==> flow/design.v <==
`timescale 10ps/1ps
module Debouncer(in,brk,hids,ign,dd,pd,clk);
 output reg brk,hids,ign,dd,pd;
 input [4:0]in;
 input clk;
 always@(posedge clk)
 begin
   #1 brk<=in[4];
   #1 hids<=in[3];
   #1 ign<=in[2];
   #1 dd<=in[1];
   #1 pd<=in[0];
 end
endmodule
module fuel_pump(ign,hids,brk,clk,power,reset);
 input ign,hids,clk,brk,reset;
 output reg power;
 reg state;
 always@(posedge clk)
 begin
   if(reset==1'b1)
   begin
     power=1'b0;;
     state=1'b0;;
   end
   if(state == 1'b0)
   begin
     if((ign & hids & brk) == 1'b1) 
     begin
       power=1'b1;;
       state=1'b1;;
     end
   end
   else if (state== 1'b1)
   begin
     if(ign==1'b0)
     begin
       power=1'b0;;
       state=1'b0;;
     end
   end
 end
endmodule
module anti_theft_fsm(ign,dd,pd,st,exp,stat,siren,clk,start,ck,reset);
 input ign,dd,pd,exp,clk,ck,reset;
 output reg siren,stat,start;
 output reg [1:0]st;
 reg [2:0]p_state;
 reg[2:0] star;
 reg [1:0] k=2'd0;
 always@(negedge clk)
 begin
   if(reset==1'b1)
     k=2'd0;
   if(star==1'b1)
   begin
     k=k+2'd1;
     if(k==2'd2)
     begin
       k=2'd0;
       start=1'b1;     
     end
   end 
   else if(star==1'b0)
   begin
     k=1'd0;
     start=1'b0;   
   end
   if(p_state==3'd0)
   begin
    stat<=ck;
   end 
   if(reset==1'b1)
   begin
     p_state<=3'd0;
     st<=2'dz;
     siren<=1'b0;
   end
   if(p_state==3'd0)
    begin
     if((dd==1'b1 | pd==1'b1) & ign==1'b0)
     begin
       star<=1'b1;
       siren<=1'b0;
       if(dd==1'b1 & pd==1'b0)
       st<=2'd1;
       else if(pd==1'b1)
       st<=2'd2;
       p_state<= 3'd4;
     end
     else if(ign==1'b1)
     begin
       star<=1'b0;
       st<=2'dz;
       stat<=1'b0;
       siren<=1'b0;
       p_state<=3'd2;
     end
    end
    else if(p_state==3'd1) 
    begin
      if(dd==1'b0 & pd==1'b0 & ign==1'b0 & siren==1'b1 & exp==1'b1)
      begin
       star<=1'b0;
       st<=2'dz;
       siren<=1'b0;
       stat<=ck;
       p_state<=3'd0;
      end
      else if(ign==1'b1)
      begin
       star<=1'b0;
       st<=2'bz;
       stat<=1'b0;
       siren<=1'b0;
       p_state<=3'd2;
      end
      else if((dd==1'b1 | pd==1'b1) & ign==1'b0 & siren==1'b1)
      begin
       star<=1'b0;
       st<=2'bz;
       stat<=1'b1;
       siren<=1'b1;
       p_state<=3'd5;
      end 
    end
    else if(p_state==3'd2) 
    begin
      if(dd==1'b0 & pd==1'b0 & ign==1'b0 & siren==1'b0)
      begin
       star<=1'b1;
       st<=2'd0;
       stat<=1'b1;
       siren<=1'b0;
       p_state<=3'd7; 
      end
      else if((dd==1'b1 | pd==1'b1) & ign==1'b0 & siren==1'b0)
      begin
       star<=1'b0;
       st<=2'dz;
       stat<=1'b0;
       siren<=1'b0;
       p_state<=3'd4;
     end
    end
    else if(p_state==3'd4) 
    begin
      if(ign==1'b1)
      begin   
       star<=1'b0;
       st<=2'dz;
       stat<=1'b0;
       siren<=1'b0;
       p_state<=3'd2;
      end
      else if((dd==1'b1 | pd==1'b1) & ign==1'b0 & siren==1'b0 & exp==1'b1)
      begin
       star<=1'b0;
       st<=1'bz;
       stat<=1'b1;
       siren<=1'b1;
       p_state<=3'd5;
      end
      else if(dd==1'b0 & pd==1'b0 & ign==1'b0 & siren==1'b0  & start==1'b0)
      begin
       star<=1'b1;
       st<=2'd0;
       stat<=1'b1;
       siren<=1'b0;
       p_state<=3'd7;
      end
      else if(dd==1'b0 & pd==1'b0 & ign==1'b0 & siren==1'b0 & start==1'b1)
      begin
        star<=1'b0;
        siren<=1'b0;
        st<=2'dz;
        stat<=ck;
        p_state<=3'd0;
      end
    end
    else if(p_state==3'd5) 
    begin
     if(ign==1'b1)
     begin
       star<=1'b0;
       st<=2'bz;
       stat<=1'b0;
       siren<=1'b0;
       p_state<=3'd2;
     end
      else if(dd==1'b0 & pd==1'b0 & ign==1'b0  & siren==1'b1)
      begin
       star<=1'b1;
       st<=2'd3;
       stat<=1'b1;
       siren<=1'b1;
       p_state<=3'd1;
      end
    end
    else if(p_state==3'd7) 
    begin
      if(dd==1'b0 & pd==1'b0 & ign==1'b0 & siren==1'b0 & exp==1'b1)
      begin
       star<=1'b0;
       siren<=1'b0;
       st<=2'dz;
       stat<=ck;
       p_state<=3'd0;
      end
      else if((dd==1'b1 | pd==1'b1) & ign==1'b0 & siren==1'b0)
      begin
       star=1'b0;
       stat<=1'b0;
       st<=2'dz;
       siren<=1'b0;
       p_state<=3'd4;
      end
      else if(ign==1'b1)
      begin
       star<=1'b0;
       stat<=1'b0;
       st<=2'dz;
       siren<=1'b0;
       p_state<=3'd2;
      end
    end
  end
endmodule
module divider(clk,ck,reset);
 input reset,clk;
 output reg ck;
 reg p_clk2;
 reg [39:0]cnt2;
 always@(posedge clk)
 begin
  if(reset==1'b1)
  begin
   p_clk2=1'b0;
   cnt2=0;
  end;
  cnt2=cnt2+1;
  if(cnt2==40'd1000000000000)
  begin
   ck=~p_clk2;
   p_clk2=ck;
   cnt2=40'd0;  
  end
 end
endmodule
module Timer(exp,start,clk,st,reset);
 reg [3:0]val;
 reg [1:0]a;
 input [1:0]st;
 input start,clk,reset;
 reg clk_reset;
 output reg exp;
 reg [3:0]count;
 reg [3:0]T_arm_delay=4'd10, T_driver_delay=4'd8, T_pass_delay=4'd15, T_alarm_delay=4'd3;
 reg [38:0] cnt;
 always@(negedge clk)
 begin
   if(exp==1'b1)
   begin
     a<=a+1;
     if(a==2'd3)
     begin
       a<=2'd0;
       exp=1'b0;
     end   
   end
   if(reset==1'b1)
    begin
      val<=T_driver_delay;
      count<=T_driver_delay;
      a<=2'd0;
      cnt=1'b1;
    end 
   case(st)
     2'd0 : begin val<=T_arm_delay; end
     2'd1 : begin val<=T_driver_delay; end
     2'd2 : begin val<=T_pass_delay; end
     2'd3 : begin val<=T_alarm_delay; end
   endcase    
   if(start==1'b0)
   begin
     count<=val;   
   end
   cnt=cnt+1;
   if(cnt==39'd500000000000)
   begin
     if(start==1'b1)
     begin
       count<=count-1;
       if(count==0) 
       begin
         exp=1'b1;
         clk_reset=1'b1;
        end       
     end
     else begin clk_reset=1'b0; exp=1'b0; end
     if(clk_reset==1'b1) begin count<=val; end
     cnt=39'd0;
   end
  end
endmodule
module Car_alarm_system(in,reset,power,siren,stat,clk);
 input reset,clk;
 input [4:0]in;
 output power,siren,stat;
 wire [1:0] st;
 wire ck,dd,pd,brk,hids,ign,exp,start;
 Debouncer D1(in,brk,hids,ign,dd,pd,clk);
 fuel_pump f1(ign,hids,brk,clk,power,reset);
 anti_theft_fsm a1(ign,dd,pd,st,exp,stat,siren,clk,start,ck,reset); 
 Timer tim(exp,start,clk,st,reset);
 divider d1(clk,ck,reset);
endmodule
==> Step by step through the tools: Car_alarm_system <==
What the tools print for Car_alarm_system, step after step.
Lines are those of the file above, counted from 1.
Operators: Yosys type, input widths -> output width; for muxes data width and select width s.
Library cell names are shortened.
{ "setup": {"top_module": "Car_alarm_system", "clock_port": "clk", "cell_library": "sky130hd", "pvt_corner": "tt_025C_1v80"} }

==> Elaborated design <==
Yosys after proc, flatten, opt, wreduce and memory -nomap, before mapping. Memory bits, and registers merged into a memory's read port (data or address), are not among the register bits. Print and check cells are not counted. Equal cells are merged and count once.
{ "bits": {"reg_bits": 113, "input_bits": 7, "word_cells": 218, "output_inout_bits": 3} }
{ "op_classes": {"logic": 22, "n_eq": 17, "add_sub_neg": 5, "reduce_and_logical": 6, "muxes": 145} }
{ "ops": {"columns": ["operator", "count"], "rows": [
  ["$mux 3", 43],
  ["$mux 1", 65],
  ["$mux 2", 29],
  ["$add 40x1->40 const B", 1],
  ["$eq 40x40->1 const B", 1],
  ["$mux 40", 1],
  ["$add 39x1->39 const B", 1],
  ["$eq 39x39->1 const B", 1],
  ["$mux 39", 1],
  ["$mux 4", 5],
  ["$pmux 4 s4", 1],
  ["$and 1x1->1", 15],
  ["$eq 3x3->1 const B", 3],
  ["$eq 2x2->1 const B", 4],
  ["$ne 8x5->1 const B", 1],
  ["$ne 7x2->1 const B", 1],
  ["$not 1->1", 6],
  ["$eq 3x1->1 const B", 2],
  ["$logic_not 3->1", 2],
  ["$reduce_bool 6->1", 1],
  ["$ne 5x3->1 const B", 1],
  ["$ne 5x4->1 const B", 1],
  ["$reduce_and 5->1", 1],
  ["$add 2x1->2 const B", 2],
  ["$sub 4x1->4 const B", 1],
  ["$logic_not 4->1", 1],
  ["$eq 3x2->1 const B", 1],
  ["$eq 2x1->1 const B", 1]
]} }
Not listed: further kinds 2, cells in them 2.

==> Longest topological paths <==
Longest topological path by Yosys (ltp), each cell counted once; first at word level (registers and memories cut), then after technology mapping (sequential cells cut; the memories' decode and read muxes count).
{ "depth": {"depth_word": 14, "ABC_AREA": 0, "depth_mapped": 21, "depth_no_buf": 12} }

==> Mapped cells and area <==
The flow's flattened synthesis, as Yosys stat reports it; memories are mapped. The netlist is that of the ABC_AREA named above (0 if unset); the other value can give another one.
{ "mapped": {"seqArea_um2": 2342.2, "n_buf": 50, "ffs": 116, "mapped_cells": 836, "synth_area_um2": 6708.9} }
{ "by_type": {"columns": ["type", "count", "type_area_um2"], "rows": [
  ["dfxtp_1", 114, 2.28E+03],
  ["xnor2_1", 42, 367.853],
  ["nor2_1", 94, 352.838],
  ["nand2_1", 70, 262.752],
  ["nand4_1", 38, 237.728],
  ["xor2_1", 21, 183.926],
  ["a21oi_1", 34, 170.163],
  ["o21ai_0", 34, 170.163],
  ["nand3_1", 33, 165.158],
  ["nor3_1", 33, 165.158],
  ["nor4_1", 23, 143.888],
  ["nor2b_1", 21, 131.376],
  ["clkbuf_1", 33, 123.869],
  ["mux2i_1", 12, 120.115],
  ["and4_1", 13, 113.859],
  ["inv_1", 26, 97.594],
  ["and3_1", 12, 75.072],
  ["and2_1", 11, 68.816]
]} }
Not listed: further types 60, cells in them 172.
By module: a second synthesis without flattening, with its own total; a netlist apart from the flattened one above.
{ "unflattened": {"hier_cells": 824, "area_unflattened_um2": 6869.1} }
Rows give one instance, submodules left out.
{ "modules": {"columns": ["mod", "cells", "seq_area_um2", "mod_area_um2", "instances"], "rows": [
  ["Timer", 346, 1031.0, 2997.9, 1],
  ["divider", 306, 850.8, 2531.2, 1],
  ["anti_theft_fsm", 158, 320.3, 1144.8, 1],
  ["Debouncer", 5, 100.1, 100.1, 1],
  ["fuel_pump", 9, 40.0, 95.1, 1],
  ["Car_alarm_system", 0, 0.0, 0.0, 1]
]} }

Module Car_alarm_system, platform sky130hd: 2 stored runs of the flow (Yosys, OpenROAD) with differing settings, in no particular order. Input and output delays are each 20% of the period that was set; the output load is 0.01 pF.

Stored run 1
==> flow/run.sh <==
#!/bin/bash
# the make line also repeats the synthesis and layout settings of config.mk as NAME=value (left out here)
make -C /OpenROAD-flow-scripts/flow DESIGN_CONFIG=/design/flow/config.mk WORK_HOME=/design/flow/orfs CLKGATE_MAP_FILE= finish
==> flow/config.mk <==
export PLATFORM = sky130hd
export DESIGN_NAME = Car_alarm_system
export DESIGN_NICKNAME = Car_alarm_system
export VERILOG_FILES = /design/flow/design.v
export SDC_FILE = /design/flow/constraint.sdc
export NUM_CORES = 4
export LEC_CHECK = 0
export CAP_MARGIN = 20
export CORE_ASPECT_RATIO = 1.37
export CORE_MARGIN = 5
export CORE_UTILIZATION = 67
export GPL_ROUTABILITY_DRIVEN = 1
export GPL_TIMING_DRIVEN = 1
export MIN_ROUTING_LAYER = met1
export PLACE_DENSITY_LB_ADDON = 0.27
export SETUP_SLACK_MARGIN = -1.71
export SLEW_MARGIN = 20
export TNS_END_PERCENT = 55
==> flow/constraint.sdc <==
create_clock -name core_clock -period 26.5 [get_ports {clk}]
set_input_delay 5.3000 -clock core_clock [delete_from_list [all_inputs] [get_ports {clk}]]
set_output_delay 5.3000 -clock core_clock [all_outputs]
set_load 0.01 [all_outputs]

==> results of stored run 1, as JSON <==
{
  "layout_stdcell_area_um2": 7557.2,
  "synthArea_um2": 6708.9,
  "design_die_area_um2": 12139.2,
  "worstSetupSlack_ps": 4273
}

Stored run 2
==> flow/run.sh <==
#!/bin/bash
# the make line also repeats the synthesis and layout settings of config.mk as NAME=value (left out here)
make -C /OpenROAD-flow-scripts/flow DESIGN_CONFIG=/design/flow/config.mk WORK_HOME=/design/flow/orfs CLKGATE_MAP_FILE= finish
==> flow/config.mk <==
export PLATFORM = sky130hd
export DESIGN_NAME = Car_alarm_system
export DESIGN_NICKNAME = Car_alarm_system
export VERILOG_FILES = /design/flow/design.v
export SDC_FILE = /design/flow/constraint.sdc
export NUM_CORES = 4
export LEC_CHECK = 0
export CAP_MARGIN = 20
export CORE_MARGIN = 2
export CORE_UTILIZATION = 40
export SETUP_SLACK_MARGIN = 2.5
export SLEW_MARGIN = 20
==> flow/constraint.sdc <==
create_clock -name core_clock -period 16.5 [get_ports {clk}]
set_input_delay 3.3000 -clock core_clock [delete_from_list [all_inputs] [get_ports {clk}]]
set_output_delay 3.3000 -clock core_clock [all_outputs]
set_load 0.01 [all_outputs]

==> results of stored run 2, as JSON <==
{
  "layout_stdcell_area_um2": 8045.2,
  "synthArea_um2": 6708.9,
  "design_die_area_um2": 17824.9,
  "worstSetupSlack_ps": 2572
}
